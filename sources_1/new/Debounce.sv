==> flow/design.v <==
`timescale 1ns / 1ps
module Debounce(
    input CLK,
    input BTN,
    output logic DB_BTN
    );
    const logic [7:0] c_LOW_GOING_HIGH_CLOCKS = 8'h64;  
    const logic [7:0] c_HIGH_GOING_LOW_CLOCKS = 8'h64;  
    const logic [7:0] c_ONE_SHOT_CLOCKS       = 8'h03;  
    typedef enum { ST_init, ST_BTN_low, ST_BTN_low_to_high, ST_BTN_high, ST_BTN_high_to_low, ST_one_shot} STATES;
    STATES NS, PS;
    logic [7:0] s_db_count = 8'h00;
    logic s_count_rst, s_count_inc = 1'b0;
    always_ff @(posedge CLK) begin
        if (s_count_rst == 1'b1)
            s_db_count = 8'h00;
        else if (s_count_inc == 1'b1)
            s_db_count = s_db_count + 1;
    end
    always_ff @(posedge CLK) begin
       PS = NS; 
    end
    always_comb begin
        NS = ST_init;
        DB_BTN = 1'b0;
        s_count_rst = 1'b0;
        s_count_inc = 1'b0;
        case (PS)
            ST_init: begin           
                NS = ST_BTN_low;
                DB_BTN = 1'b0;
                s_count_rst = 1'b1;
            end
            ST_BTN_low: begin    
                if (BTN == 1'b1) begin        
                    NS = ST_BTN_low_to_high;  
                    s_count_inc = 1'b1;        
                end
                else begin
                    NS = ST_BTN_low;         
                    s_count_rst = 1'b1;
                end
            end
            ST_BTN_low_to_high: begin    
                if (BTN == 1'b1) begin   
                    if (s_db_count == c_LOW_GOING_HIGH_CLOCKS) begin 
                        NS = ST_BTN_high;
                        s_count_rst = 1'b1;
                    end
                    else begin           
                        NS = ST_BTN_low_to_high;
                        s_count_inc = 1'b1;
                    end
                end
                else begin               
                    NS = ST_BTN_low;
                    s_count_rst = 1'b1;
                end
            end
            ST_BTN_high: begin           
                if (BTN == 1'b1) begin 
                    NS = ST_BTN_high;
                    s_count_rst = 1'b1;
                end
                else begin               
                    NS = ST_BTN_high_to_low;
                    s_count_inc = 1'b1;
                end
            end
            ST_BTN_high_to_low: begin
                if (BTN == 1'b0) begin   
                    if (s_db_count == c_HIGH_GOING_LOW_CLOCKS) begin 
                        NS = ST_one_shot;
                        s_count_rst = 1'b1;
                    end
                    else begin           
                        NS = ST_BTN_high_to_low;
                        s_count_inc = 1'b1;
                    end
                end
                else begin               
                    NS = ST_BTN_high;
                    s_count_rst = 1'b1;
                end 
            end
            ST_one_shot: begin   
                if (s_db_count == c_ONE_SHOT_CLOCKS) begin  
                    NS = ST_init;
                    s_count_rst = 1'b1;
                    DB_BTN = 1'b0;
                end
                else begin               
                    NS = ST_one_shot;
                    s_count_inc = 1'b1;
                    DB_BTN = 1'b1;
                end
            end
            default: begin               
                NS = ST_init;
                s_count_rst = 1'b1;
                s_count_inc = 1'b0;
                DB_BTN = 1'b0;
            end
        endcase
    end
endmodule
Step by step through the tools: Debounce
Tool output for the design above, in the order of the flow.
Line numbers count from 1 in the design file above.
Operators carry their Yosys type and port widths (W data, S select, Z words).
Library cell names are shortened.
Not given: --

inputs
  top = Debounce
  clock port = CLK
  standard-cell library = sky130hd
  library corner = tt_025C_1v80

After elaboration
Yosys after proc, flatten, opt, wreduce and memory -nomap, before mapping. Enables and synchronous resets that opt folds into registers are not counted as muxes. Memory bits, and registers merged into a memory's read port (data or address), are not among the register bits. Print and check cells are not counted.

word-level totals
  bits in registers = 11
  output and inout bits = 1
  word-level cells = 32

cells by class
  $add $sub $neg = 1
  eq/ne operators = 7
  multiplexer cells = 21
  reductions and logical operators = 1

operators with widths
  cell                   count
  $logic_not A32 Y1      1
  $pmux W3 S6            1
  $mux W1                13
  $pmux W1 S5            2
  $mux W3                3
  $add A8 B1 Y8 const B  1
  $eq A8 B2 Y1 const B   1
  $eq A8 B7 Y1 const B   1
  $eq A3 B2 Y1 const B   2
  $eq A3 B3 Y1 const B   2
  $mux W2                2
  $eq A3 B1 Y1 const B   1

Depth
Depth = most cells in a row (Yosys ltp): at word level without a register or memory, in the mapped netlist without a sequential cell, where the memories' decode and read muxes count.

depth
  word-level depth = 4
  ABC_AREA = 0
  depth in mapped cells = 6
  gate-level depth less buffers = 6

Synthesis result
Yosys stat after the flow's synthesis: flattened, memories mapped to cells. It holds for the ABC_AREA given above (unset counts as 0); a run with the other value may have another netlist.
The area totals of this step are shown rounded.

cells by type
  cell       count  area in all (um^2)
  dfxtp_1    11     220.211
  a21oi_1    8      40.038
  xnor2_1    4      35.034
  ha_1       2      25.024
  a41o_1     2      20.019
  nor3_2     2      20.019
  and3_1     3      18.768
  nand4_1    3      18.768
  xor2_1     2      17.517
  a211oi_1   2      15.014
  nor4b_2    1      15.014
  nor4_1     2      12.512
  a21boi_2   1      11.261
  buf_6      1      11.261
  inv_1      3      11.261
  nand2_1    3      11.261
  nand4bb_1  1      11.261
  a21bo_1    1      10.01

Not listed: further types 19, cells in them 22.

synthesis totals
  synthesis area = 660 um^2
  flip-flop cells = 11
  buffer cells = 4
  cell count = 74
  area of sequential cells = 220 um^2

Path before layout
Source: OpenSTA report_checks on the synthesized netlist (no wires, ideal clock, input and output delay 20% of the period each), path of least setup slack; recovery checks are left aside. Register names are those of the netlist, which keeps one name where synthesis merged equal registers.

timing path after synthesis
  kind = reg-to-reg
  start point = register s_db_count[0]
  end point = register s_db_count[0]
  data arrival time = 1.332 ns
  buffers on the path = 0
  path delay = 1.470 ns
  slack = -0.090 ns
  clock period = 1.38 ns
  stages on the path = 6
  synthesis period reached = 1.47 ns

"path delay" = arrival - input delay + setup time.
"stages on the path" counts driving pins, that of a launching flip-flop among them; a cell with two outputs on the path counts twice.
"synthesis period reached" = period - worst setup slack (recovery checks aside). The figure is calculated, with input and output delays left at 20% of the set period.
Between the ends stands the longest chain of elaborated cells between them, by number of cells; it is not shown to be the way that was timed. Of several equally long chains one is given.
Each line given opens the expression or statement behind the cell; cells for indexed reads and writes are added by Yosys, which also makes memories of some case tables.

between the ends, after synthesis
  cells stage by stage = dfxtp_1 -> ha_1 -> nor4b_2 -> o22ai_1 -> nor3_2 -> a21oi_1
  length of the longest elaborated chain = 4
  elaborated cells on any way between the ends = 13
  those cells by class = 1 x add/sub; 2 x eq/ne; 10 x mux

ends and longest elaborated chain, after synthesis
  element             line  source
  start: declaration  12    logic [7:0] s_db_count = 8'h00;
  start: assignment   16    s_db_count = 8'h00;
  start: assignment   18    s_db_count = s_db_count + 1;
  $eq A8 B7 Y1        72    if (s_db_count == c_HIGH_GOING_LOW_CLOCKS) begin
  $mux W1             72
  $mux W1             71    if (BTN == 1'b0) begin
  $pmux W1 S5         28    case (PS)
  end: assignment     16
  end: assignment     18
  end: declaration    12

Path in the finished layout
Path of least setup slack in the final report of run 1 (OpenROAD, finished layout, wires in). Where an end is a register, its clock arrival counts in the times.

timing path after layout
  kind = reg-to-output
  start point = register s_db_count[1]
  end point = output DB_BTN
  data arrival time = 1.54 ns
  stages on the path = 6
  buffers on the path = 1
  slack = 0.07 ns
  clock period = 2.02 ns
  output delay = 0.40 ns

Between the ends stands the longest chain of elaborated cells between them, by number of cells; it is not shown to be the way that was timed. Of several equally long chains one is given.

between the ends, after layout
  cells stage by stage = dfxtp_1 -> ha_1 -> nor4b_4 -> and2_4 -> nor2_1 -> dlygate4sd2_1
  length of the longest elaborated chain = 3
  elaborated cells on any way between the ends = 3
  source lines of those cells = 2
  those cells by class = 1 x eq/ne; 2 x mux

ends and longest elaborated chain, after layout
  element             line  source
  start: declaration  12    logic [7:0] s_db_count = 8'h00;
  start: assignment   16    s_db_count = 8'h00;
  start: assignment   18    s_db_count = s_db_count + 1;
  $eq A8 B2 Y1        87    if (s_db_count == c_ONE_SHOT_CLOCKS) begin
  $mux W1             87
  $mux W1             28    case (PS)
  end: declaration    5     output logic DB_BTN

Subject: flow runs of Debounce

Hi,

Measured results for Debounce: 2 stored runs of the Yosys and OpenROAD flow on sky130hd. The settings differ; the order carries no meaning. The constraints put input and output delay at 20% of the set period each and load the outputs with 0.01 pF.
"period achieved": clock period set for the run, less the worst setup slack. It is reckoned from that one timing run; input and output delays stay at 20% of the period that was set.
"worst setup path time" is the time allowed to the run's worst setup path (the clock period less input and output delay, where it has them) less its slack. Clock arrival times count: a late capture clock shortens it, a late launch clock lengthens it.
"power consumption" rests on the timing tool's default activity at the inputs, not on a simulated workload.
The measured numbers are rounded.
Among the settings, . means not set for that run.
Among the results, . means that no value is shown for the run.

setting or result                       run 1          run 2
period_ns                               2.02           1.55
CAP_MARGIN                              20             0
CORE_MARGIN                             2              2
CORE_UTILIZATION                        40             56
SLEW_MARGIN                             20             30
PLACE_DENSITY_LB_ADDON                  .              0.3
CELL_PAD_IN_SITES_DETAIL_PLACEMENT      .              2
TNS_END_PERCENT                         .              20
CTS_CLUSTER_SIZE                        .              79
MAX_ROUTING_LAYER                       .              met5
Yosys chip area after synthesis (um^2)  660            .
area inside the die boundary (um^2)     2000           .
standard-cell area after layout (um^2)  770            .
final design utilization (%)            50             .
worst setup slack after layout (ns)     0.073          .
post-route worst hold slack (ns)        0.44           .
power consumption (µW)                  870            .
period achieved (ns)                    1.947          .
worst setup path time (ns)              1.54           .
type of the worst setup path            reg-to-output  .

Run 2: no results, placement failed with DPL-0033

Regards
